==> flow/design.v <==
module MEM_WB (clk, rst, MEM_WB_WR, ALU_C_IN,ALU_C_OUT,DM_DATA_IN,DM_DATA_OUT,reg_rd_in,INSTR_iN,INSTR_OUT,reg_rd_out,REGW_IN,REGW_OUT,
                MEM2R_IN,MEM2R_OUT);
   input         clk;
   input         rst;
   input         MEM_WB_WR; 
   input  [31:0] ALU_C_IN;
   input  [31:0] DM_DATA_IN;
   input  [4:0] reg_rd_in;
   input  REGW_IN;
   input  MEM2R_IN;
   input [31:0] INSTR_iN;
   output reg [31:0] DM_DATA_OUT;
   output reg [31:0] ALU_C_OUT;
   output reg [4:0] reg_rd_out;
   output reg REGW_OUT;
   output reg MEM2R_OUT;
   output reg INSTR_OUT;
   always @(posedge clk or posedge rst) begin
      if ( rst ) 
        begin
            ALU_C_OUT<= 0;
            DM_DATA_OUT<= 0;
            reg_rd_out<= 0;
            REGW_OUT<= 0;
            MEM2R_OUT<= 0;
            INSTR_OUT<=0;
        end
      else  
        begin
            ALU_C_OUT<=ALU_C_IN;
            DM_DATA_OUT<= DM_DATA_IN;
            reg_rd_out<= reg_rd_in;
            REGW_OUT<= REGW_IN;
            MEM2R_OUT<= MEM2R_IN;
            INSTR_OUT<=INSTR_iN;
        end
   end  
endmodule
### Step by step through the tools: MEM_WB

What the tools print for MEM_WB, step after step.
Line numbers count from 1 in the design file above.
Operators: Yosys type, input widths -> output width; for muxes data width and select width s.
Library cell names are shortened.
A cell with - has no value.

| design | value |
|---|---|
| design top | MEM_WB |
| clock | clk |
| standard-cell library | sky130hd |
| library corner | tt_025C_1v80 |

### After elaboration

Source: Yosys, flattened and elaborated, memories not mapped. Widths are those after wreduce; folded enables and synchronous resets count as part of the registers. Registers that Yosys merges into a memory's read port (data or address) are not register bits. Print and check cells do not count. Equal cells are merged and count once.

| word-level totals | value |
|---|---|
| bits in registers | 72 |
| output and inout port bits | 72 |
| input bits | 106 |

### Depth

Longest topological path by Yosys (ltp), each cell counted once; first at word level (registers and memories cut), then after technology mapping (sequential cells cut; the memories' decode and read muxes count).

| logic depth | value |
|---|---|
| word-level depth | 0 |
| ABC_AREA | 0 |
| depth in mapped cells | 1 |
| gate-level depth less buffers | 1 |

### After synthesis

The flow's flattened synthesis, as Yosys stat reports it; memories are mapped. The netlist is that of the ABC_AREA named above (0 if unset); the other value can give another one.
The area totals of this step are shown rounded.

| mapped netlist | value |
|---|---|
| flip-flop cells | 72 |
| sequential part of the area | 1,802 µm² |
| chip area (Yosys) | 1,805 µm² |
| cell count | 73 |
| buffer cells | 0 |

Cell types:

| type | count |
|---|---|
| dfrtp_1 | 72 |
| inv_1 | 1 |

### Path before layout

Path of least setup slack by OpenSTA after synthesis, without wires, with an ideal clock, recovery checks aside; 20% of the period is set as input and as output delay. Where synthesis merged equal registers, the netlist keeps one of their names.

| timing path after synthesis | value |
|---|---|
| path kind | register to output |
| start | register ALU_C_OUT[0] |
| end | output port ALU_C_OUT[0] |
| slack | 66 ps |
| external output delay | 110 ps |
| period | 552 ps |
| delay of the path | 376 ps |
| stages on the path | 1 |
| data arrival time | 376 ps |
| synthesis period reached | 486 ps |

"delay of the path" = arrival - input delay + setup time.
At an output port there is no setup time.
"stages on the path" counts driving pins, that of a launching flip-flop among them; a cell with two outputs on the path counts twice.
"synthesis period reached" = period - worst setup slack (recovery checks aside). The figure is calculated, with input and output delays left at 20% of the set period.

| on the way, after synthesis | value |
|---|---|
| path through | dfrtp_1 |
| cells in the longest elaborated chain | 0 |

Ends and longest elaborated chain, after synthesis:

| item | RTL line | text |
|---|---|---|
| from (decl) | 13 | `output reg [31:0] ALU_C_OUT;` |
| from (assign) | 21 | `ALU_C_OUT<= 0;` |
| from (assign) | 30 | `ALU_C_OUT<=ALU_C_IN;` |
| to (decl) | 13 |  |

### Timing after layout

From the final timing report of run 1: the path of least setup slack in the routed layout; clock arrival at registers is part of the times.
The path's times are printed in steps of 10 ps; the period is the one set.

| timing path post-layout | value |
|---|---|
| path kind | register to output |
| start | register DM_DATA_OUT[14] |
| end | output port DM_DATA_OUT[14] |
| stages on the path | 2 |
| external output delay | 110 ps |
| slack | -400 ps |
| period | 571 ps |
| data arrival time | 850 ps |

| on the way, post-layout | value |
|---|---|
| path through | dfrtp_1 -> buf_6 |
| cells in the longest elaborated chain | 0 |

Ends and longest elaborated chain, post-layout:

| item | RTL line | text |
|---|---|---|
| from (decl) | 12 | `output reg [31:0] DM_DATA_OUT;` |
| from (assign) | 22 | `DM_DATA_OUT<= 0;` |
| from (assign) | 31 | `DM_DATA_OUT<= DM_DATA_IN;` |
| to (decl) | 12 |  |

Lab notebook: MEM_WB

2 stored runs of MEM_WB in the flow (synthesis by Yosys, layout by OpenROAD, sky130hd cells), in arbitrary order. Constraints: input delay and output delay 20% of the set period each, output load 0.01 pF.
"period reached": clock period set for the run, less the worst setup slack. It is reckoned from that one timing run; input and output delays stay at 20% of the period that was set.
"time of the worst setup path": the worst setup path's part of the clock period (all of it between registers, 20% less for each end at a port) less its slack. A launch clock that arrives late makes it longer, a capture clock that arrives late makes it shorter.
By "overall power" is meant OpenSTA's value without simulated activity: inputs other than the clock are taken to toggle once in ten clock periods, and the tool carries that through the logic.
"time of the worst setup path" is given in steps of 10 ps.
Results are given in rounded form.

#### Run 1

| setting | value |
|---|---|
| period_ns | `0.571` |
| SETUP_SLACK_MARGIN | `-0.02` |
| CAP_MARGIN | `20` |
| CORE_MARGIN | `2` |
| CORE_UTILIZATION | `40` |
| SLEW_MARGIN | `20` |

| result | value |
|---|---|
| overall power | 10.73 mW |
| overall die area | 5,067 µm² |
| period reached | 967 ps |
| cell area after synthesis | 1,805 µm² |
| std-cell area (final layout) | 3,356 µm² |
| setup slack of the worst path | -396 ps |
| post-route setup TNS | -26,310 ps |
| time of the worst setup path | 850 ps |
| kind of the worst setup path | register to output |

#### Run 2

| setting | value |
|---|---|
| period_ns | `0.438` |
| CORE_UTILIZATION | `31` |
| PLACE_DENSITY_LB_ADDON | `0.13` |
| CORE_ASPECT_RATIO | `1.48` |
| TNS_END_PERCENT | `25` |
| ABC_AREA | `1` |
| CTS_CLUSTER_SIZE | `49` |
| CAP_MARGIN | `35` |
| MIN_ROUTING_LAYER | `met2` |
| CORE_MARGIN | `2` |
| SLEW_MARGIN | `20` |

| result | value |
|---|---|
| overall power | 13.50 mW |
| std-cell area (final layout) | 3,331 µm² |
| period reached | 947 ps |
| cell area after synthesis | 1,805 µm² |
| post-route setup TNS | -35,190 ps |
| time of the worst setup path | 860 ps |
| kind of the worst setup path | register to output |
| setup slack of the worst path | -509 ps |
| overall die area | 6,462 µm² |
